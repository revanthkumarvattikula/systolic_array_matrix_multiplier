==> flow/design.v <==
`timescale 1ns / 1ps
module pe_DA #(parameter data_size = 4)(
  input wire clk,
  input wire reset,
  input wire [data_size-1:0] in_a,
  input wire [data_size-1:0] in_b,
  output reg signed [2*data_size:0] out_c,
  output reg [data_size-1:0] out_a,
  output reg [data_size-1:0] out_b
);
  wire signed [2*data_size-1:0] lut_data;
  wire [2*data_size-1:0] addr;
  assign addr = {in_a, in_b};
  rom_lut #(
    .ADDR_WIDTH(2*data_size),
    .DATA_WIDTH(2*data_size)
  ) rom_inst (
    .addr(addr),
    .data(lut_data)
  );
  always @(posedge clk) begin
    if (reset) begin
      out_c <= 0;
      out_a <= 0;
      out_b <= 0;
    end else begin
      out_c <= out_c + lut_data;
      out_a <= in_a;
      out_b <= in_b;
    end
  end
endmodule
module rom_lut #(
  parameter ADDR_WIDTH = 8,
  parameter DATA_WIDTH = 8
)(
  input  wire [ADDR_WIDTH-1:0] addr,
  output reg signed [DATA_WIDTH-1:0] data
);
  always @(*) begin
    case (addr)
      8'h00: data = 8'h00;    8'h01: data = 8'h00;    8'h02: data = 8'h00;    8'h03: data = 8'h00;
      8'h04: data = 8'h00;    8'h05: data = 8'h00;    8'h06: data = 8'h00;    8'h07: data = 8'h00;
      8'h08: data = 8'h00;    8'h09: data = 8'h00;    8'h0A: data = 8'h00;    8'h0B: data = 8'h00;
      8'h0C: data = 8'h00;    8'h0D: data = 8'h00;    8'h0E: data = 8'h00;    8'h0F: data = 8'h00;
      8'h10: data = 8'h00;    8'h11: data = 8'h01;    8'h12: data = 8'h02;    8'h13: data = 8'h03;
      8'h14: data = 8'h04;    8'h15: data = 8'h05;    8'h16: data = 8'h06;    8'h17: data = 8'h07;
      8'h18: data = 8'hF8;   8'h19: data = 8'hF9;   8'h1A: data = 8'hFA;   8'h1B: data = 8'hFB;
      8'h1C: data = 8'hFC;   8'h1D: data = 8'hFD;   8'h1E: data = 8'hFE;   8'h1F: data = 8'hFF;
      8'h20: data = 8'h00;    8'h21: data = 8'h02;    8'h22: data = 8'h04;    8'h23: data = 8'h06;
      8'h24: data = 8'h08;    8'h25: data = 8'h0A;   8'h26: data = 8'h0C;   8'h27: data = 8'h0E;
      8'h28: data = 8'hF0;  8'h29: data = 8'hF2;  8'h2A: data = 8'hF4;  8'h2B: data = 8'hF6;
      8'h2C: data = 8'hF8;   8'h2D: data = 8'hFA;   8'h2E: data = 8'hFC;   8'h2F: data = 8'hFE;
      8'h30: data = 8'h00;    8'h31: data = 8'h03;    8'h32: data = 8'h06;    8'h33: data = 8'h09;
      8'h34: data = 8'h0C;   8'h35: data = 8'h0F;   8'h36: data = 8'h12;   8'h37: data = 8'h15;
      8'h38: data = 8'hE8;  8'h39: data = 8'hEB;  8'h3A: data = 8'hEE;  8'h3B: data = 8'hF1;
      8'h3C: data = 8'hF4;  8'h3D: data = 8'hF7;   8'h3E: data = 8'hFA;   8'h3F: data = 8'hFD;
      8'h40: data = 8'h00;    8'h41: data = 8'h04;    8'h42: data = 8'h08;    8'h43: data = 8'h0C;
      8'h44: data = 8'h10;   8'h45: data = 8'h14;   8'h46: data = 8'h18;   8'h47: data = 8'h1C;
      8'h48: data = 8'hE0;  8'h49: data = 8'hE4;  8'h4A: data = 8'hE8;  8'h4B: data = 8'hEC;
      8'h4C: data = 8'hF0;  8'h4D: data = 8'hF4;   8'h4E: data = 8'hF8;   8'h4F: data = 8'hFC;
      8'h50: data = 8'h00;    8'h51: data = 8'h05;    8'h52: data = 8'h0A;   8'h53: data = 8'h0F;
      8'h54: data = 8'h14;   8'h55: data = 8'h19;   8'h56: data = 8'h1E;   8'h57: data = 8'h23;
      8'h58: data = 8'hD8;  8'h59: data = 8'hDD;  8'h5A: data = 8'hE2;  8'h5B: data = 8'hE7;
      8'h5C: data = 8'hEC;  8'h5D: data = 8'hF1;   8'h5E: data = 8'hF6;   8'h5F: data = 8'hFB;
      8'h60: data = 8'h00;    8'h61: data = 8'h06;    8'h62: data = 8'h0C;   8'h63: data = 8'h12;
      8'h64: data = 8'h18;   8'h65: data = 8'h1E;   8'h66: data = 8'h24;   8'h67: data = 8'h2A;
      8'h68: data = 8'hD0;  8'h69: data = 8'hD6;  8'h6A: data = 8'hDC;  8'h6B: data = 8'hE2;
      8'h6C: data = 8'hE8;  8'h6D: data = 8'hEE;   8'h6E: data = 8'hF4;   8'h6F: data = 8'hFA;
      8'h70: data = 8'h00;    8'h71: data = 8'h07;    8'h72: data = 8'h0E;   8'h73: data = 8'h15;
      8'h74: data = 8'h1C;   8'h75: data = 8'h23;   8'h76: data = 8'h2A;   8'h77: data = 8'h31;
      8'h78: data = 8'hC8;  8'h79: data = 8'hCF;  8'h7A: data = 8'hD6;  8'h7B: data = 8'hDD;
      8'h7C: data = 8'hE4;  8'h7D: data = 8'hEB;   8'h7E: data = 8'hF2;   8'h7F: data = 8'hF9;
      8'h80: data = 8'h00;    8'h81: data = 8'hF8;   8'h82: data = 8'hF0;  8'h83: data = 8'hE8;
      8'h84: data = 8'hE0;  8'h85: data = 8'hD8;  8'h86: data = 8'hD0;  8'h87: data = 8'hC8;
      8'h88: data = 8'h40;   8'h89: data = 8'h38;   8'h8A: data = 8'h30;   8'h8B: data = 8'h28;
      8'h8C: data = 8'h20;   8'h8D: data = 8'h18;   8'h8E: data = 8'h10;   8'h8F: data = 8'h08;
      8'h90: data = 8'h00;    8'h91: data = 8'hF9;   8'h92: data = 8'hF2;  8'h93: data = 8'hEB;
      8'h94: data = 8'hE4;  8'h95: data = 8'hDD;  8'h96: data = 8'hD6;  8'h97: data = 8'hCF;
      8'h98: data = 8'h38;   8'h99: data = 8'h31;   8'h9A: data = 8'h2A;   8'h9B: data = 8'h23;
      8'h9C: data = 8'h1C;   8'h9D: data = 8'h15;   8'h9E: data = 8'h0E;   8'h9F: data = 8'h07;
      8'hA0: data = 8'h00;    8'hA1: data = 8'hFA;   8'hA2: data = 8'hF4;  8'hA3: data = 8'hEE;
      8'hA4: data = 8'hE8;  8'hA5: data = 8'hE2;  8'hA6: data = 8'hDC;  8'hA7: data = 8'hD6;
      8'hA8: data = 8'h30;   8'hA9: data = 8'h2A;   8'hAA: data = 8'h24;   8'hAB: data = 8'h1E;
      8'hAC: data = 8'h18;   8'hAD: data = 8'h12;   8'hAE: data = 8'h0C;   8'hAF: data = 8'h06;
      8'hB0: data = 8'h00;    8'hB1: data = 8'hFB;   8'hB2: data = 8'hF6;  8'hB3: data = 8'hF1;
      8'hB4: data = 8'hEC;  8'hB5: data = 8'hE7;  8'hB6: data = 8'hE2;  8'hB7: data = 8'hDD;
      8'hB8: data = 8'h28;   8'hB9: data = 8'h23;   8'hBA: data = 8'h1E;   8'hBB: data = 8'h19;
      8'hBC: data = 8'h14;   8'hBD: data = 8'h0F;   8'hBE: data = 8'h0A;   8'hBF: data = 8'h05;
      8'hC0: data = 8'h00;    8'hC1: data = 8'hFC;   8'hC2: data = 8'hF8;   8'hC3: data = 8'hF4;
      8'hC4: data = 8'hF0;  8'hC5: data = 8'hEC;  8'hC6: data = 8'hE8;  8'hC7: data = 8'hE4;
      8'hC8: data = 8'h20;   8'hC9: data = 8'h1C;   8'hCA: data = 8'h18;   8'hCB: data = 8'h14;
      8'hCC: data = 8'h10;   8'hCD: data = 8'h0C;   8'hCE: data = 8'h08;    8'hCF: data = 8'h04;
      8'hD0: data = 8'h00;    8'hD1: data = 8'hFD;   8'hD2: data = 8'hFA;   8'hD3: data = 8'hF7;
      8'hD4: data = 8'hF4;  8'hD5: data = 8'hF1;  8'hD6: data = 8'hEE;  8'hD7: data = 8'hEB;
      8'hD8: data = 8'h18;   8'hD9: data = 8'h15;   8'hDA: data = 8'h12;   8'hDB: data = 8'h0F;
      8'hDC: data = 8'h0C;   8'hDD: data = 8'h09;    8'hDE: data = 8'h06;    8'hDF: data = 8'h03;
      8'hE0: data = 8'h00;    8'hE1: data = 8'hFE;   8'hE2: data = 8'hFC;   8'hE3: data = 8'hFA;
      8'hE4: data = 8'hF8;   8'hE5: data = 8'hF6;  8'hE6: data = 8'hF4;  8'hE7: data = 8'hF2;
      8'hE8: data = 8'h10;   8'hE9: data = 8'h0E;   8'hEA: data = 8'h0C;   8'hEB: data = 8'h0A;
      8'hEC: data = 8'h08;    8'hED: data = 8'h06;    8'hEE: data = 8'h04;    8'hEF: data = 8'h02;
      8'hF0: data = 8'h00;    8'hF1: data = 8'hFF;   8'hF2: data = 8'hFE;   8'hF3: data = 8'hFD;
      8'hF4: data = 8'hFC;   8'hF5: data = 8'hFB;   8'hF6: data = 8'hFA;   8'hF7: data = 8'hF9;
      8'hF8: data = 8'h08;    8'hF9: data = 8'h07;    8'hFA: data = 8'h06;    8'hFB: data = 8'h05;
      8'hFC: data = 8'h04;    8'hFD: data = 8'h03;    8'hFE: data = 8'h02;    8'hFF: data = 8'h01;
      default: data = 8'h00;
    endcase
  end
endmodule
* Reports on pe_DA
Tool output for the design above, in the order of the flow.
Line numbers count from 1 in the design file above.
Library cell names are shortened.
A cell with - has no value.
- Design top :: pe_DA
- Clock :: clk
- Cell library :: sky130hd
- Timing corner :: tt_025C_1v80

* Word-level counts
Counts by Yosys on the flattened word-level netlist (proc, flatten, opt, wreduce; memories kept). Register bits leave out memories and registers merged into their read ports (data or address); mux counts leave out enables and synchronous resets folded into registers. Print and check cells are left out. Cells with the same type and inputs are merged into one.
Memory sizes are those after Yosys's memory passes, which may raise the word count (mostly to a power of two), join words into wider ones and drop unused or constant bits.
- $add $sub $neg :: 1
** Operators with widths (count)
- 9-bit by 8-bit adder with 9-bit output :: 1
- Register bits after elaboration :: 17
- Memory bits (read-only) :: 2048
- Memories kept :: 1
- Input bits :: 10
- Output and inout port bits :: 17
- Cells after elaboration :: 5
** Memories
- (no name shown) :: depth 256, width 8, rd ports 1, wr ports 0, RTL line 41 : case (addr)

* Depth
Longest topological path by Yosys (ltp), each cell counted once; first at word level (registers and memories cut), then after technology mapping (sequential cells cut; the memories' decode and read muxes count).
- Depth after elaboration :: 1
- ABC_AREA :: 0
- Depth in mapped cells :: 15
- Mapped depth without buffers :: 13

* After synthesis
Yosys stat after the flow's synthesis: flattened, memories mapped to cells. It holds for the ABC_AREA given above (unset counts as 0); a run with the other value may have another netlist.
- Standard cells after synthesis :: 231
- Mapped area :: 1786.7 um^2
- Sequential area :: 340.3 um^2
- Mapped flip-flops :: 17
- Buffers :: 19
** Cells by type
- dfxtp_1 :: count 17, total area 340.326 um^2
- ha_1 :: count 15, total area 187.68 um^2
- a21oi_1 :: count 21, total area 105.101 um^2
- nor2_1 :: count 26, total area 97.594 um^2
- o21ai_0 :: count 14, total area 70.067 um^2
- mux2i_1 :: count 6, total area 60.058 um^2
- nand2b_1 :: count 8, total area 50.048 um^2
- a211oi_1 :: count 6, total area 45.043 um^2
- nor2b_1 :: count 7, total area 43.792 um^2
- xnor2_1 :: count 5, total area 43.792 um^2
- inv_1 :: count 10, total area 37.536 um^2
- nand2_1 :: count 10, total area 37.536 um^2
- nor3_1 :: count 7, total area 35.034 um^2
- clkbuf_1 :: count 9, total area 33.782 um^2
- a21o_1 :: count 4, total area 30.029 um^2
- buf_4 :: count 4, total area 30.029 um^2
- a31oi_1 :: count 4, total area 25.024 um^2
- buf_6 :: count 2, total area 22.522 um^2
Not listed: further types 40, cells in them 56.
The figures by module come from a second, unflattened synthesis with its own total; it is not the netlist above.
- Cell total of the unflattened synthesis :: 241
- Area total of the unflattened synthesis :: 1803.0 um^2
Rows give one instance, submodules left out.
** By module
- rom_lut :: instances 1, cells 159, area 1011.0 um^2, sequential area 0.0 um^2
- pe_DA :: instances 1, cells 82, area 792.0 um^2, sequential area 340.3 um^2

* Timing after synthesis
Source: OpenSTA report_checks on the synthesized netlist (no wires, ideal clock, input and output delay 20% of the period each), path of least setup slack; recovery checks are left aside. Register names are those of the netlist, which keeps one name where synthesis merged equal registers.
- Path kind :: input -> register
- Start :: in in_b[1]
- End :: reg out_c[5]
- Period :: 3.98 ns
- External input delay :: 0.796 ns
- Library setup time :: 0.106 ns
- Launch time at the first pin :: 0.796 ns
- Arrival time :: 3.483 ns
- Required time :: 3.874 ns
- Slack :: 0.391 ns
- Delay of the path :: 2.793 ns
- Stages on the path :: 12
- Path buffers :: 2
- Period reached after synthesis :: 3.589 ns
"delay of the path" = arrival - input delay + setup time.
"stages on the path": output pins that drive a net of the path, with the launching flip-flop's if there is one; two outputs of one cell count as two.
"period reached after synthesis" = period - worst setup slack (recovery checks aside). The figure is calculated, with input and output delays left at 20% of the set period.
The rows between start and end are the longest chain of elaborated cells between them; the timing report does not say that the signal goes this way. Where chains are equally long, one stands for them.
A line is the first line of the expression or statement that the cell stems from. Yosys adds cells for indexed reads and writes and turns some case tables into memories.
A memory read counts as a cell of the chain, while the word-level depth stops at memories.
- Cell sequence :: buf_2 inv_1 ha_1 clkbuf_1 mux2i_1 xnor2_1 o211ai_1 nand3_1 or3_1 ha_1 or4b_2 o311ai_0
- Length of the longest elaborated chain :: 2
- Elaborated cells between the ends (all ways) :: 2
- RTL lines with such cells :: 2
- Those cells by class :: add/sub (1); memory (1)
** Ends and longest elaborated chain, after synthesis
- from (decl) :: RTL line 6 : input wire [data_size-1:0] in_b,
- memory read 256 x 8 bit :: RTL line 41 : case (addr)
- 9-bit by 8-bit adder with 9-bit output :: RTL line 27 : out_c <= out_c + lut_data;
- to (assign) :: RTL line 23 : out_c <= 0;
- to (assign) :: RTL line 27
- to (decl) :: RTL line 7 : output reg signed [2*data_size:0] out_c,

* Path in the finished layout
Path of least setup slack in the final report of job 1 (OpenROAD, finished layout, wires in). Where an end is a register, its clock arrival counts in the times.
- Path kind :: input -> register
- Start :: in in_a[0]
- End :: reg out_c[8]
- Period :: 3.83 ns
- External input delay :: 0.77 ns
- Library setup time :: 0.08 ns
- Launch time at the first pin :: 0.77 ns
- Arrival time :: 3.87 ns
- Required time :: 4.01 ns
- Slack :: 0.14 ns
- Stages on the path :: 12
- Path buffers :: 2
The rows between start and end are the longest chain of elaborated cells between them; the timing report does not say that the signal goes this way. Where chains are equally long, one stands for them.
A memory read counts as a cell of the chain, while the word-level depth stops at memories.
- Cell sequence :: clkdlybuf4s50_1 buf_4 nand2_1 a311o_1 a21oi_1 o22ai_2 ha_1 o21ai_0 nand2b_1 a31oi_1 xnor3_1 nor2_2
- Length of the longest elaborated chain :: 2
- Elaborated cells between the ends (all ways) :: 2
- RTL lines with such cells :: 2
- Those cells by class :: add/sub (1); memory (1)
** Ends and longest elaborated chain, after layout
- from (decl) :: RTL line 5 : input wire [data_size-1:0] in_a,
- memory read 256 x 8 bit :: RTL line 41 : case (addr)
- 9-bit by 8-bit adder with 9-bit output :: RTL line 27 : out_c <= out_c + lut_data;
- to (assign) :: RTL line 23 : out_c <= 0;
- to (assign) :: RTL line 27
- to (decl) :: RTL line 7 : output reg signed [2*data_size:0] out_c,

2 stored runs of pe_DA in the flow (synthesis by Yosys, layout by OpenROAD, sky130hd cells), in arbitrary order. Constraints: input delay and output delay 20% of the set period each, output load 0.01 pF.
By "achieved clock period" is meant the clock period of the run minus its worst setup slack. This is arithmetic on one report: input and output delays are still those of the set period (20% each).
"allowed time less slack (worst setup path)": the worst setup path's part of the clock period (all of it between registers, 20% less for each end at a port) less its slack. A launch clock that arrives late makes it longer, a capture clock that arrives late makes it shorter.
"total power of the final layout" rests on the timing tool's default activity at the inputs, not on a simulated workload.

* Job 1
** Files
==> flow/run.sh <==
#!/bin/bash
# the make line also repeats the synthesis and layout settings of config.mk as NAME=value (left out here)
make -C /OpenROAD-flow-scripts/flow DESIGN_CONFIG=/design/flow/config.mk WORK_HOME=/design/flow/orfs CLKGATE_MAP_FILE= finish
==> flow/config.mk <==
export PLATFORM = sky130hd
export DESIGN_NAME = pe_DA
export DESIGN_NICKNAME = pe_DA
export VERILOG_FILES = /design/flow/design.v
export SDC_FILE = /design/flow/constraint.sdc
export NUM_CORES = 4
export LEC_CHECK = 0
export CAP_MARGIN = 15
export CELL_PAD_IN_SITES_DETAIL_PLACEMENT = 2
export CELL_PAD_IN_SITES_GLOBAL_PLACEMENT = 3
export CORE_ASPECT_RATIO = 1.01
export CORE_MARGIN = 2
export CORE_UTILIZATION = 31
export MAX_ROUTING_LAYER = met5
export MIN_ROUTING_LAYER = met1
export PLACE_DENSITY_LB_ADDON = 0.02
export SLEW_MARGIN = 20
==> flow/constraint.sdc <==
create_clock -name core_clock -period 3.83 [get_ports {clk}]
set_input_delay 0.7660 -clock core_clock [delete_from_list [all_inputs] [get_ports {clk}]]
set_output_delay 0.7660 -clock core_clock [all_outputs]
set_load 0.01 [all_outputs]
** Results
- Synthesized cell area :: 1786.7 um^2
- Post-route setup TNS :: 0.000 ns
- Achieved clock period :: 3.694 ns
- Allowed time less slack (worst setup path) :: 2.93 ns
- Type of the worst setup path :: input -> register
- Standard-cell area after routing :: 2558.7 um^2
- Setup slack of the worst path :: 0.136 ns
- Die footprint :: 6386.7 um^2
- Smallest hold slack :: 0.613 ns
- Utilization after routing :: 46.5%
- Total power of the final layout :: 1.039 mW

* Job 2
** Files
==> flow/run.sh <==
#!/bin/bash
# the make line also repeats the synthesis and layout settings of config.mk as NAME=value (left out here)
make -C /OpenROAD-flow-scripts/flow DESIGN_CONFIG=/design/flow/config.mk WORK_HOME=/design/flow/orfs CLKGATE_MAP_FILE= finish
==> flow/config.mk <==
export PLATFORM = sky130hd
export DESIGN_NAME = pe_DA
export DESIGN_NICKNAME = pe_DA
export VERILOG_FILES = /design/flow/design.v
export SDC_FILE = /design/flow/constraint.sdc
export NUM_CORES = 4
export LEC_CHECK = 0
export ABC_AREA = 1
export CAP_MARGIN = 5
export CORE_ASPECT_RATIO = 0.71
export CORE_MARGIN = 2
export CORE_UTILIZATION = 40
export GPL_ROUTABILITY_DRIVEN = 1
export PLACE_DENSITY_LB_ADDON = 0.11
export SETUP_SLACK_MARGIN = -0.02
export SLEW_MARGIN = 0
==> flow/constraint.sdc <==
create_clock -name core_clock -period 3.48 [get_ports {clk}]
set_input_delay 0.6960 -clock core_clock [delete_from_list [all_inputs] [get_ports {clk}]]
set_output_delay 0.6960 -clock core_clock [all_outputs]
set_load 0.01 [all_outputs]
** Results
- Synthesized cell area :: 1717.9 um^2
- Post-route setup TNS :: 0.000 ns
- Achieved clock period :: 3.183 ns
- Allowed time less slack (worst setup path) :: 2.49 ns
- Type of the worst setup path :: input -> register
- Standard-cell area after routing :: 2157.1 um^2
- Setup slack of the worst path :: 0.297 ns
- Die footprint :: 4842.7 um^2
- Smallest hold slack :: 0.599 ns
- Utilization after routing :: 51.3%
- Total power of the final layout :: 0.8537 mW
