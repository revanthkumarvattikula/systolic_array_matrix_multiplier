==> flow/design.v <==
`timescale 1ns / 1ps
module pe_generic(clk, reset, in_a, in_b, out_a, out_b, out_c);
parameter data_size = 4;
input wire reset, clk;
input wire signed [data_size-1:0] in_a, in_b;
output reg signed [data_size-1:0] out_a, out_b;
output reg signed [2*data_size:0] out_c;
reg signed [2*data_size:0] product;
reg signed [2*data_size:0] sum;
function signed [2*data_size:0] binary_multiplier;
    input signed [data_size-1:0] a, b;
    integer i;
    reg [2*data_size-1:0] abs_a, abs_b;
    reg signed [2*data_size:0] p;
    reg sign;
begin
    abs_a = (a < 0) ? -a : a;
    abs_b = (b < 0) ? -b : b;
    sign = a[data_size-1] ^ b[data_size-1];  
    p = 0;
    for (i = 0; i < data_size; i = i + 1) begin
        if (abs_b[i])
            p = p + (abs_a << i);  
    end
    if (sign)
        binary_multiplier = -p;  
    else
        binary_multiplier = p;
end
endfunction
function signed [2*data_size:0] ripple_carry_adder;
    input signed [2*data_size:0] x, y;
    integer i;
    reg carry;
    reg [2*data_size:0] result;
begin
    carry = 0;
    for (i = 0; i <= 2*data_size; i = i + 1) begin
        result[i] = x[i] ^ y[i] ^ carry;
        carry = (x[i] & y[i]) | (x[i] & carry) | (y[i] & carry);
    end
    ripple_carry_adder = result;
end
endfunction
always @(posedge clk) begin
    if (reset) begin
        out_a <= 0;
        out_b <= 0;
        out_c <= 0;
    end
    else begin
        product = binary_multiplier(in_a, in_b);        
        sum = ripple_carry_adder(out_c, product);        
        out_c <= sum;
        out_a <= in_a;
        out_b <= in_b;
    end
end
endmodule
=== From RTL to reports: pe_generic ===
What the tools print for pe_generic, step after step.
Lines are those of the file above, counted from 1.
Library cell names are shortened.
The mark -- stands for no value.

* Design top: pe_generic
* Clock input: clk
* Standard-cell library: sky130hd
* Timing corner: tt_025C_1v80

=== Word-level counts ===
Source: Yosys, flattened and elaborated, memories not mapped. Widths are those after wreduce; folded enables and synchronous resets count as part of the registers. Registers that Yosys merges into a memory's read port (data or address) are not register bits. Print and check cells do not count. Equal cells are merged and count once.

* Register bits: 17
* Bits of input ports: 10
* Output and inout bits: 17
* Elaborated cells: 77

* $add $sub $neg: 6
* Magnitude comparators: 2
* Multiplexer cells: 12
* Bitwise operators: 54

{| class="wikitable"
|+ Operator list
! kind !! number
|-
| 9-bit two-way mux || 9
|-
| 9-bit adder || 3
|-
| 1-bit AND || 22
|-
| 1-bit bitwise XOR || 18
|-
| 8-bit two-way mux || 2
|-
| 1-bit OR || 14
|-
| 9-bit negation || 1
|-
| 4-bit by 1-bit < comparator with 1-bit output with constant B || 2
|-
| 4-bit negation with 8-bit output || 1
|-
| 4-bit negation || 1
|-
| 4-bit two-way mux || 1
|}

=== Longest topological paths ===
Longest topological path by Yosys (ltp), each cell counted once; first at word level (registers and memories cut), then after technology mapping (sequential cells cut; the memories' decode and read muxes count).

* Word-level depth: 39
* ABC_AREA: 0
* Gate-level depth with buffers: 32
* Gate-level depth less buffers: 32

=== Mapped cells and area ===
Source: synth_stat.txt of the flow (Yosys; design flattened, memories mapped). It holds for the ABC_AREA given above (unset counts as 0); a run with the other value may have another netlist.

{| class="wikitable"
|+ Cell types
! type !! number !! total area (um^2)
|-
| dfxtp_1 || 17 || 340.326
|-
| ha_1 || 22 || 275.264
|-
| fa_1 || 10 || 200.192
|-
| xnor2_1 || 15 || 131.376
|-
| nor2_1 || 31 || 116.362
|-
| nor2b_1 || 15 || 93.84
|-
| inv_1 || 14 || 52.55
|-
| xor2_1 || 6 || 52.55
|-
| nor4b_4 || 2 || 47.546
|-
| a21oi_1 || 9 || 45.043
|-
| o21ai_0 || 8 || 40.038
|-
| nand2_1 || 10 || 37.536
|-
| buf_6 || 3 || 33.782
|-
| a21o_1 || 4 || 30.029
|-
| a211oi_2 || 2 || 25.024
|-
| o21a_1 || 3 || 22.522
|-
| a211o_1 || 2 || 17.517
|-
| a21oi_2 || 2 || 17.517
|}

Other cell types: 37; their cells: 46.

* Cells in the netlist: 221
* Cell area after synthesis: 1963.1 um^2
* Area of sequential cells: 340.3 um^2
* Flip-flops: 17
* Buffers: 4

=== Path before layout ===
Source: OpenSTA report_checks on the synthesized netlist (no wires, ideal clock, input and output delay 20% of the period each), path of least setup slack; recovery checks are left aside. Register names are those of the netlist, which keeps one name where synthesis merged equal registers.

* Path kind: input to register
* From: in in_a[1]
* To: reg out_c[8]
* Period: 7150 ps
* External input delay: 1430 ps
* Library setup time: 128 ps
* Launch time at the first pin: 1430 ps
* Data arrival time: 7510 ps
* Required time: 7022 ps
* Setup slack: -488 ps
* Delay of the path: 6208 ps
* Driving pins on the path: 28
* Path buffers: 0
* Period reached after synthesis: 7638 ps

"delay of the path" is the arrival time less input delay plus setup time.
"driving pins on the path" counts driving pins, that of a launching flip-flop among them; a cell with two outputs on the path counts twice.
"period reached after synthesis" = period - worst setup slack (recovery checks aside). The figure is calculated, with input and output delays left at 20% of the set period.
Between the ends stands the longest chain of elaborated cells between them, by number of cells; it is not shown to be the way that was timed. Of several equally long chains one is given.
A line is the first line of the expression or statement that the cell stems from. Yosys adds cells for indexed reads and writes and turns some case tables into memories.

* Cell sequence: inv_1 -> o21ai_0 -> inv_1 -> nor2_1 -> ha_1 -> fa_1 -> nor2b_1 -> a31oi_1 -> inv_1 -> ha_1 -> fa_1 -> nand2_1 -> nand2_1 -> ha_1 -> nor2_1 -> a31oi_2 -> xor2_1 -> fa_1 -> fa_1 -> fa_1 -> fa_1 -> fa_1 -> xor2_1 -> xnor2_1 -> xnor2_1 -> xnor2_1 -> xnor2_1 -> nor2_1
* Length of the longest elaborated chain: 39
* Elaborated cells between the ends (all ways): 55
* Source lines of those cells: 8
* Classes of those cells: add/sub: 5; compare: 1; mux: 11; logic: 38

{| class="wikitable"
|+ RTL lines, path after synthesis
! item !! line !! RTL
|-
| from (decl) || 5 || <nowiki>input wire signed [data_size-1:0] in_a, in_b;</nowiki>
|-
| 4-bit by 1-bit < comparator with 1-bit output || 17 || <nowiki>abs_a = (a < 0) ? -a : a;</nowiki>
|-
| 8-bit two-way mux || 17 ||
|-
| 8-bit two-way mux || 22 || <nowiki>if (abs_b[i])</nowiki>
|-
| 9-bit two-way mux || 46 || <nowiki>if (reset) begin</nowiki>
|-
| 9-bit adder || 23 || <nowiki>p = p + (abs_a << i);</nowiki>
|-
| 9-bit two-way mux || 22 ||
|-
| 9-bit two-way mux || 46 ||
|-
| [... 22 more ...] || -- ||
|-
| 1-bit AND || 40 || <nowiki>carry = (x[i] & y[i]) | (x[i] & carry) | (y[i] & carry);</nowiki>
|-
| 1-bit OR (2 in a row) || 40 ||
|-
| 1-bit AND || 40 ||
|-
| 1-bit OR (2 in a row) || 40 ||
|-
| 1-bit AND || 40 ||
|-
| 1-bit OR (2 in a row) || 40 ||
|-
| 1-bit bitwise XOR || 39 || <nowiki>result[i] = x[i] ^ y[i] ^ carry;</nowiki>
|-
| to (assign) || 49 || <nowiki>out_c <= 0;</nowiki>
|-
| to (assign) || 54 || <nowiki>out_c <= sum;</nowiki>
|-
| to (decl) || 7 || <nowiki>output reg signed [2*data_size:0] out_c;</nowiki>
|}

=== Path in the finished layout ===
Path of least setup slack in the final report of entry A (OpenROAD, finished layout, wires in). Where an end is a register, its clock arrival counts in the times.
The report prints the path's times to 10 ps; the period is as set.

* Path kind: input to register
* From: in in_a[1]
* To: reg out_c[8]
* Period: 6700 ps
* External input delay: 1340 ps
* Library setup time: 130 ps
* Launch time at the first pin: 1340 ps
* Data arrival time: 6970 ps
* Required time: 6810 ps
* Setup slack: -160 ps
* Driving pins on the path: 33
* Path buffers: 1

Between the ends stands the longest chain of elaborated cells between them, by number of cells; it is not shown to be the way that was timed. Of several equally long chains one is given.

* Cell sequence: buf_6 -> inv_2 -> ha_4 -> nand2_4 -> o21ai_4 -> inv_2 -> nor2_4 -> ha_4 -> fa_1 -> nor2b_1 -> a31oi_1 -> inv_1 -> ha_2 -> fa_2 -> nand2_2 -> nand2_2 -> ha_4 -> inv_1 -> fa_1 -> nand2_1 -> o211ai_2 -> and4b_1 -> nor2_1 -> xnor2_1 -> fa_2 -> fa_2 -> fa_2 -> xor2_2 -> xnor2_1 -> xnor2_1 -> xnor2_1 -> xnor2_1 -> nor2_1
* Length of the longest elaborated chain: 39
* Elaborated cells between the ends (all ways): 55
* Source lines of those cells: 8
* Classes of those cells: add/sub: 5; compare: 1; mux: 11; logic: 38

{| class="wikitable"
|+ RTL lines, path post-layout
! item !! line !! RTL
|-
| from (decl) || 5 || <nowiki>input wire signed [data_size-1:0] in_a, in_b;</nowiki>
|-
| 4-bit by 1-bit < comparator with 1-bit output || 17 || <nowiki>abs_a = (a < 0) ? -a : a;</nowiki>
|-
| 8-bit two-way mux || 17 ||
|-
| 8-bit two-way mux || 22 || <nowiki>if (abs_b[i])</nowiki>
|-
| 9-bit two-way mux || 46 || <nowiki>if (reset) begin</nowiki>
|-
| 9-bit adder || 23 || <nowiki>p = p + (abs_a << i);</nowiki>
|-
| 9-bit two-way mux || 22 ||
|-
| 9-bit two-way mux || 46 ||
|-
| [... 22 more ...] || -- ||
|-
| 1-bit AND || 40 || <nowiki>carry = (x[i] & y[i]) | (x[i] & carry) | (y[i] & carry);</nowiki>
|-
| 1-bit OR (2 in a row) || 40 ||
|-
| 1-bit AND || 40 ||
|-
| 1-bit OR (2 in a row) || 40 ||
|-
| 1-bit AND || 40 ||
|-
| 1-bit OR (2 in a row) || 40 ||
|-
| 1-bit bitwise XOR || 39 || <nowiki>result[i] = x[i] ^ y[i] ^ carry;</nowiki>
|-
| to (assign) || 49 || <nowiki>out_c <= 0;</nowiki>
|-
| to (assign) || 54 || <nowiki>out_c <= sum;</nowiki>
|-
| to (decl) || 7 || <nowiki>output reg signed [2*data_size:0] out_c;</nowiki>
|}

==> results <==
Flow measurements of pe_generic on sky130hd: 2 stored runs with different settings, listed in no order. Input and output delays are each 20% of the period that was set; the output load is 0.01 pF.
"time used up by the worst setup path": the worst setup path's part of the clock period (all of it between registers, 20% less for each end at a port) less its slack. A launch clock that arrives late makes it longer, a capture clock that arrives late makes it shorter.
"total power of the final layout": no workload was simulated; the value follows from the tool's default switching activity.
"time used up by the worst setup path" is given in steps of 10 ps.

=== Entry A ===
{| class="wikitable"
! Setting !! Value
|-
| period_ns || 6.7
|-
| CORE_UTILIZATION || 32
|-
| SETUP_SLACK_MARGIN || 0.28
|-
| PLACE_DENSITY_LB_ADDON || 0.18
|-
| TNS_END_PERCENT || 20
|-
| GPL_ROUTABILITY_DRIVEN || 1
|-
| CTS_CLUSTER_DIAMETER || 227
|-
| MAX_ROUTING_LAYER || met5
|-
| CAP_MARGIN || 20
|-
| CORE_MARGIN || 2
|-
| SLEW_MARGIN || 20
|-
! Result !! Value
|-
| Chip area in the Yosys report || 1963.1 um^2
|-
| Total die area || 6777.4 um^2
|-
| Standard-cell area after routing || 2990.4 um^2
|-
| Worst setup slack after layout || -156 ps
|-
| Total power of the final layout || 0.0006829 W
|-
| Time used up by the worst setup path || 5520 ps
|-
| Worst path kind || input to register
|}

=== Entry B ===
{| class="wikitable"
! Setting !! Value
|-
| period_ns || 11.8
|-
| CAP_MARGIN || 20
|-
| CORE_MARGIN || 2
|-
| CORE_UTILIZATION || 40
|-
| SLEW_MARGIN || 20
|-
! Result !! Value
|-
| Chip area in the Yosys report || 1963.1 um^2
|-
| Total die area || 5484.1 um^2
|-
| Standard-cell area after routing || 2357.3 um^2
|-
| Worst setup slack after layout || 2480 ps
|-
| Total power of the final layout || 0.0003276 W
|-
| Time used up by the worst setup path || 6960 ps
|-
| Worst path kind || input to register
|}
