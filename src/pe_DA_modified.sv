==> flow/design.v <==
module pe_DA_modified (
  input  clk,
  input  reset,
  input  [3:0] in_a,
  input  [3:0] in_b,
  output [3:0] out_a,
  output [3:0] out_b,
  output reg [8:0] out_c
);
  wire [2:0] a_mag, b_mag;
  wire a_sign, b_sign;
  wire [6:0] product_mag;   
  wire product_sign;
  wire [6:0] product_twoscomp;
  wire [8:0] adder_sum;
  wire overflow;
  reg [3:0] out_a_reg, out_b_reg;
  twoscomp_to_signmag_4bit conv_a (in_a, a_mag, a_sign);
  twoscomp_to_signmag_4bit conv_b (in_b, b_mag, b_sign);
  wire [2:0] lo = (a_mag <= b_mag) ? a_mag : b_mag;
  wire [2:0] hi = (a_mag <= b_mag) ? b_mag : a_mag;
  rom_lut_25 rom_inst ({lo, hi}, product_mag);
  assign product_sign = a_sign ^ b_sign;
  signmag_to_twoscomp_7bit conv_product (product_mag, product_sign, product_twoscomp);
  twoscomp_adder_9bit accumulator (out_c, product_twoscomp, adder_sum, overflow);
  always @(posedge clk) begin
    if (reset) begin
      out_c <= 0;
      out_a_reg <= 0;
      out_b_reg <= 0;
    end else begin
      out_c <= overflow ? (product_twoscomp[6] ? 9'h100 : 9'h0FF) : adder_sum;
      out_a_reg <= in_a;
      out_b_reg <= in_b;
    end
  end
  assign out_a = out_a_reg;
  assign out_b = out_b_reg;
endmodule
module twoscomp_to_signmag_4bit (
  input  [3:0] twoscomp_in,
  output [2:0] magnitude_out,
  output sign_out
);
  assign sign_out = twoscomp_in[3];
  assign magnitude_out = sign_out ? (~twoscomp_in[2:0] + 1'b1) : twoscomp_in[2:0];
endmodule
module rom_lut_25(
  input  [5:0] addr,
  output reg [6:0] data   
);
  always @(*) begin
    case (addr)
      6'b001001: data = 7'd1;
      6'b001010: data = 7'd2;
      6'b001011: data = 7'd3;
      6'b001100: data = 7'd4;
      6'b001101: data = 7'd5;
      6'b001110: data = 7'd6;
      6'b001111: data = 7'd7;
      6'b010010: data = 7'd4;
      6'b010011: data = 7'd6;
      6'b010100: data = 7'd8;
      6'b010101: data = 7'd10;
      6'b010110: data = 7'd12;
      6'b010111: data = 7'd14;
      6'b011011: data = 7'd9;
      6'b011100: data = 7'd12;
      6'b011101: data = 7'd15;
      6'b011110: data = 7'd18;
      6'b011111: data = 7'd21;
      6'b100100: data = 7'd16;
      6'b100101: data = 7'd20;
      6'b100110: data = 7'd24;
      6'b100111: data = 7'd28;
      6'b101101: data = 7'd25;
      6'b101110: data = 7'd30;
      6'b101111: data = 7'd35;
      6'b110110: data = 7'd36;
      6'b110111: data = 7'd42;
      6'b111111: data = 7'd49;
      default: data = 7'd0;
    endcase
  end
endmodule
module signmag_to_twoscomp_7bit (
  input  [6:0] magnitude_in,
  input  sign_in,
  output [6:0] twoscomp_out
);
  assign twoscomp_out = sign_in ? (~magnitude_in + 1'b1) : magnitude_in;
endmodule
module twoscomp_adder_9bit (
  input  [8:0] a,
  input  [6:0] b,   
  output [8:0] sum,
  output overflow
);
  wire [8:0] sign_ext_b = {{2{b[6]}}, b};
  wire [9:0] temp_sum = {a[8], a} + {sign_ext_b[8], sign_ext_b};
  assign sum = temp_sum[8:0];
  assign overflow = (a[8] == sign_ext_b[8]) && (temp_sum[8] != a[8]);
endmodule
From RTL to reports: pe_DA_modified. The steps from the RTL of pe_DA_modified to its reports follow in flow order. Lines are those of the file above, counted from 1. Operators: Yosys type, input widths -> output width; for muxes data width and select width s. Cell names lack the library's common part. The mark -- stands for no value.

Design top: pe_DA_modified. Clock input: clk. Standard-cell library: sky130hd. Corner: tt_025C_1v80.

Elaborated design. Source: Yosys, flattened and elaborated, memories not mapped. Widths are those after wreduce; folded enables and synchronous resets count as part of the registers. Registers that Yosys merges into a memory's read port (data or address) are not register bits. Print and check cells do not count. Equal cells are merged and count once. Memory sizes are those after Yosys's memory passes, which may raise the word count (mostly to a power of two), join words into wider ones and drop unused or constant bits.

The entry for output and inout bits reads 17. The entry for memories kept reads 1. For bits of input ports the number is 10. The entry for ROM bits reads 384. Flip-flop bits (word level): 17.

Memory list: (name not given) (depth 64, width 6, read ports 1, wr ports 0, RTL line 53) `case (addr)`.

The figure for bitwise operators is 4. The figure for order comparisons is 1. For equal/unequal tests the number is 2. Under multiplexer cells stands 7. For reduce/logical cells the number is 1. The figure for $add $sub $neg is 4.

Operator list (number): $mux 9 (2); $mux 3 (4); $add 9x7->9 (1); $add 7x1->7 const B (1); $not 7->7 (1); $mux 7 (1); $add 3x1->3 const B (2); $not 3->3 (2); $le 3x3->1 (1); $eq 1x1->1 (1); $ne 1x1->1 (1); $xor 1x1->1 (1); $logic_and 1x1->1 (1).

Logic depth. Depth = most cells in a row (Yosys ltp): at word level without a register or memory, in the mapped netlist without a sequential cell, where the memories' decode and read muxes count.

The entry for depth in word-level cells reads 7. For ABC_AREA the number is 0. Under depth in mapped cells stands 37. The figure for depth with buffers taken out is 34.

Netlist. The flow's flattened synthesis, as Yosys stat reports it; memories are mapped. The netlist is that of the ABC_AREA named above (0 if unset); the other value can give another one. The area totals of this step are shown rounded.

Cells by type: dfxtp_1 (number 17, area in all 340.326 um2); ha_1 (number 18, area in all 225.216 um2); nor2_1 (number 24, area in all 90.086 um2); a21oi_1 (number 16, area in all 80.077 um2); a21o_1 (number 10, area in all 75.072 um2); xnor2_1 (number 7, area in all 61.309 um2); nand2_1 (number 15, area in all 56.304 um2); xor2_1 (number 6, area in all 52.55 um2); inv_1 (number 12, area in all 45.043 um2); mux2i_4 (number 2, area in all 45.043 um2); fa_1 (number 2, area in all 40.038 um2); mux2i_1 (number 4, area in all 40.038 um2); nor2b_1 (number 5, area in all 31.28 um2); o22ai_1 (number 5, area in all 31.28 um2); o21bai_1 (number 4, area in all 30.029 um2); nand3_1 (number 5, area in all 25.024 um2); buf_6 (number 2, area in all 22.522 um2); mux2_2 (number 2, area in all 22.522 um2).

Other cell types: 35; their cells: 42.

For flip-flops the number is 17. The figure for chip area (Yosys) is 1700 um2. Under cells in the netlist stands 198. The entry for buffer cells reads 4.

By module: a second synthesis without flattening, with its own total; a netlist apart from the flattened one above.

The figure for cells (unflattened synthesis) is 190. Under area (unflattened synthesis) stands 1600 um2.

Each row is one instance without its submodules.

Modules: pe_DA_modified (area 680 um2, seq. area 340 um2, cells 65, instances 1); twoscomp_adder_9bit (area 360 um2, seq. area 0.0 um2, cells 43, instances 1); rom_lut_25 (area 330 um2, seq. area 0.0 um2, cells 45, instances 1); signmag_to_twoscomp_7bit (area 150 um2, seq. area 0.0 um2, cells 19, instances 1); twoscomp_to_signmag_4bit (area 59 um2, seq. area 0.0 um2, cells 9, instances 2).

Worst setup path after synthesis. OpenSTA on the mapped netlist: ideal clock, no wires. The path of least setup slack (recovery checks aside). Input and output delay are each 20% of the period. Register names are those of the netlist, which keeps one name where synthesis merged equal registers.

Path kind: in2reg. From: input port in_a[0]. To: register out_c[0]. Stages on the path: 36. The entry for input delay reads 3320 ps. For arrival the number is 9616 ps. Under slack stands 6927 ps. The entry for time at the first pin reads 3320 ps. Under path delay stands 6353 ps. The entry for path buffers reads 3. Under clock period stands 16600 ps. The entry for data required time reads 16543 ps. Library setup time: 57 ps. Under period reached after synthesis stands 9673 ps.

"path delay" is the arrival time less input delay plus setup time. "stages on the path": output pins that drive a net of the path, with the launching flip-flop's if there is one; two outputs of one cell count as two. "period reached after synthesis" is the clock period less the worst setup slack; recovery checks do not enter. This is arithmetic on one report: input and output delays are still those of the set period (20% each). Between the ends stands the longest chain of elaborated cells between them, by number of cells; it is not shown to be the way that was timed. Of several equally long chains one is given. A line is the first line of the expression or statement that the cell stems from. Yosys adds cells for indexed reads and writes and turns some case tables into memories. A memory read counts as a cell of the chain, while the word-level depth stops at memories.

Path through: clkbuf_1 -> inv_1 -> ha_1 -> nand2b_1 -> xor2_1 -> inv_1 -> ha_1 -> a21boi_0 -> a31o_1 -> or3_1 -> buf_6 -> buf_6 -> a21oi_1 -> inv_1 -> ha_1 -> nand2_1 -> o32ai_1 -> a32o_1 -> or2_2 -> inv_1 -> ha_1 -> nor2_1 -> a21oi_1 -> fa_1 -> a21oi_1 -> o21bai_1 -> a21oi_1 -> nor2_1 -> nor2_1 -> o21bai_1 -> a21oi_1 -> fa_1 -> nand2_1 -> nor2_1 -> o2bb2ai_2 -> a21o_1. The figure for length of the longest elaborated chain is 13.

RTL lines, path after synthesis: start: declaration (RTL line 4) `input  [3:0] in_a,`; $not 3->3 (RTL line 46) `assign magnitude_out = sign_out ? (~twoscomp_in[2:0] + 1'b1) : twoscomp_in[2:0];`; $add 3x1->3 (RTL line 46); $mux 3 (RTL line 46); $le 3x3->1 (RTL line 21) `wire [2:0] hi = (a_mag <= b_mag) ? b_mag : a_mag;`; $mux 3 (RTL line 21); $mem_v2 64x6 (RTL line 53) `case (addr)`; $not 7->7 (RTL line 91) `assign twoscomp_out = sign_in ? (~magnitude_in + 1'b1) : magnitude_in;`; $add 7x1->7 (RTL line 91); $mux 7 (RTL line 91); $add 9x7->9 (RTL line 100) `wire [9:0] temp_sum = {a[8], a} + {sign_ext_b[8], sign_ext_b};`; $ne 1x1->1 (RTL line 102) `assign overflow = (a[8] == sign_ext_b[8]) && (temp_sum[8] != a[8]);`; $logic_and 1x1->1 (RTL line 102); $mux 9 (RTL line 32); end: assignment (RTL line 28) `out_c <= 0;`; end: assignment (RTL line 32); end: declaration (RTL line 8) `output reg [8:0] out_c`.

Timing after layout. Path of least setup slack in the final report of record 2 (OpenROAD, finished layout, wires in). Where an end is a register, its clock arrival counts in the times. The path's times are printed in steps of 10 ps; the period is the one set.

Path kind: in2reg. From: input port in_b[0]. To: register out_c[1]. The entry for time at the first pin reads 3460 ps. The entry for path buffers reads 1. The entry for input delay reads 3460 ps. Stages on the path: 35. The entry for data required time reads 17540 ps. Under clock period stands 17300 ps. For arrival the number is 11660 ps. Under slack stands 5880 ps. Library setup time: 50 ps.

Between the ends stands the longest chain of elaborated cells between them, by number of cells; it is not shown to be the way that was timed. Of several equally long chains one is given. A memory read counts as a cell of the chain, while the word-level depth stops at memories.

Path through: clkdlybuf4s50_1 -> clkinv_1 -> ha_1 -> nand2b_1 -> xnor2_1 -> inv_1 -> ha_1 -> inv_1 -> a2111oi_2 -> or3_1 -> nor2_1 -> a21oi_1 -> inv_1 -> ha_1 -> nand2_1 -> o32ai_1 -> a32o_1 -> or2_2 -> inv_1 -> ha_1 -> nor2_1 -> a21oi_1 -> fa_1 -> a21oi_1 -> o21bai_1 -> a21oi_1 -> nor2_1 -> nor2_1 -> o21bai_1 -> a21oi_1 -> fa_1 -> nand2_1 -> nor2_1 -> o2bb2ai_2 -> a21o_1. The figure for length of the longest elaborated chain is 13.

RTL lines, path after layout: start: declaration (RTL line 5) `input  [3:0] in_b,`; $not 3->3 (RTL line 46) `assign magnitude_out = sign_out ? (~twoscomp_in[2:0] + 1'b1) : twoscomp_in[2:0];`; $add 3x1->3 (RTL line 46); $mux 3 (RTL line 46); $le 3x3->1 (RTL line 21) `wire [2:0] hi = (a_mag <= b_mag) ? b_mag : a_mag;`; $mux 3 (RTL line 21); $mem_v2 64x6 (RTL line 53) `case (addr)`; $not 7->7 (RTL line 91) `assign twoscomp_out = sign_in ? (~magnitude_in + 1'b1) : magnitude_in;`; $add 7x1->7 (RTL line 91); $mux 7 (RTL line 91); $add 9x7->9 (RTL line 100) `wire [9:0] temp_sum = {a[8], a} + {sign_ext_b[8], sign_ext_b};`; $ne 1x1->1 (RTL line 102) `assign overflow = (a[8] == sign_ext_b[8]) && (temp_sum[8] != a[8]);`; $logic_and 1x1->1 (RTL line 102); $mux 9 (RTL line 32); end: assignment (RTL line 28) `out_c <= 0;`; end: assignment (RTL line 32); end: declaration (RTL line 8) `output reg [8:0] out_c`.

--- measured runs ---
Top module pe_DA_modified; platform sky130hd; tools Yosys and OpenROAD; 2 stored runs in no particular order. Input and output delays are each 20% of the period that was set; the output load is 0.01 pF. "total design power": no workload was simulated; the value follows from the tool's default switching activity. Measured values are rounded.

Files of record 1:
==> flow/run.sh <==
#!/bin/bash
# the make line also repeats the synthesis and layout settings of config.mk as NAME=value (left out here)
make -C /OpenROAD-flow-scripts/flow DESIGN_CONFIG=/design/flow/config.mk WORK_HOME=/design/flow/orfs CLKGATE_MAP_FILE= finish
==> flow/config.mk <==
export PLATFORM = sky130hd
export DESIGN_NAME = pe_DA_modified
export DESIGN_NICKNAME = pe_DA_modified
export VERILOG_FILES = /design/flow/design.v
export SDC_FILE = /design/flow/constraint.sdc
export NUM_CORES = 4
export LEC_CHECK = 0
export CAP_MARGIN = 15
export CELL_PAD_IN_SITES_DETAIL_PLACEMENT = 2
export CORE_ASPECT_RATIO = 1.03
export CORE_MARGIN = 8
export CORE_UTILIZATION = 58
export CTS_CLUSTER_DIAMETER = 172
export MIN_ROUTING_LAYER = met2
export SLEW_MARGIN = 15
==> flow/constraint.sdc <==
create_clock -name core_clock -period 11.8 [get_ports {clk}]
set_input_delay 2.3600 -clock core_clock [delete_from_list [all_inputs] [get_ports {clk}]]
set_output_delay 2.3600 -clock core_clock [all_outputs]
set_load 0.01 [all_outputs]

Outcome of record 1: stopped before the end: placement reported DPL-0033.

Files of record 2:
==> flow/run.sh <==
#!/bin/bash
# the make line also repeats the synthesis and layout settings of config.mk as NAME=value (left out here)
make -C /OpenROAD-flow-scripts/flow DESIGN_CONFIG=/design/flow/config.mk WORK_HOME=/design/flow/orfs CLKGATE_MAP_FILE= finish
==> flow/config.mk <==
export PLATFORM = sky130hd
export DESIGN_NAME = pe_DA_modified
export DESIGN_NICKNAME = pe_DA_modified
export VERILOG_FILES = /design/flow/design.v
export SDC_FILE = /design/flow/constraint.sdc
export NUM_CORES = 4
export LEC_CHECK = 0
export CAP_MARGIN = 5
export CORE_MARGIN = 5
export CORE_UTILIZATION = 55
export HOLD_SLACK_MARGIN = -0.01
export PLACE_DENSITY = 0.62
export SETUP_SLACK_MARGIN = -1.38
export SLEW_MARGIN = 35
export TNS_END_PERCENT = 20
==> flow/constraint.sdc <==
create_clock -name core_clock -period 17.3 [get_ports {clk}]
set_input_delay 3.4600 -clock core_clock [delete_from_list [all_inputs] [get_ports {clk}]]
set_output_delay 3.4600 -clock core_clock [all_outputs]
set_load 0.01 [all_outputs]

Results of record 2. The setup slack of the critical path reads 5900 ps. For the total design power the run shows 280 µW. The standard-cell area after routing is 2000 um2. The netlist area reported by Yosys comes to 1700 um2. The utilization in the final report is 66%. The smallest hold slack reads 590 ps. The area of the die stands at 4200 um2.
--- end ---
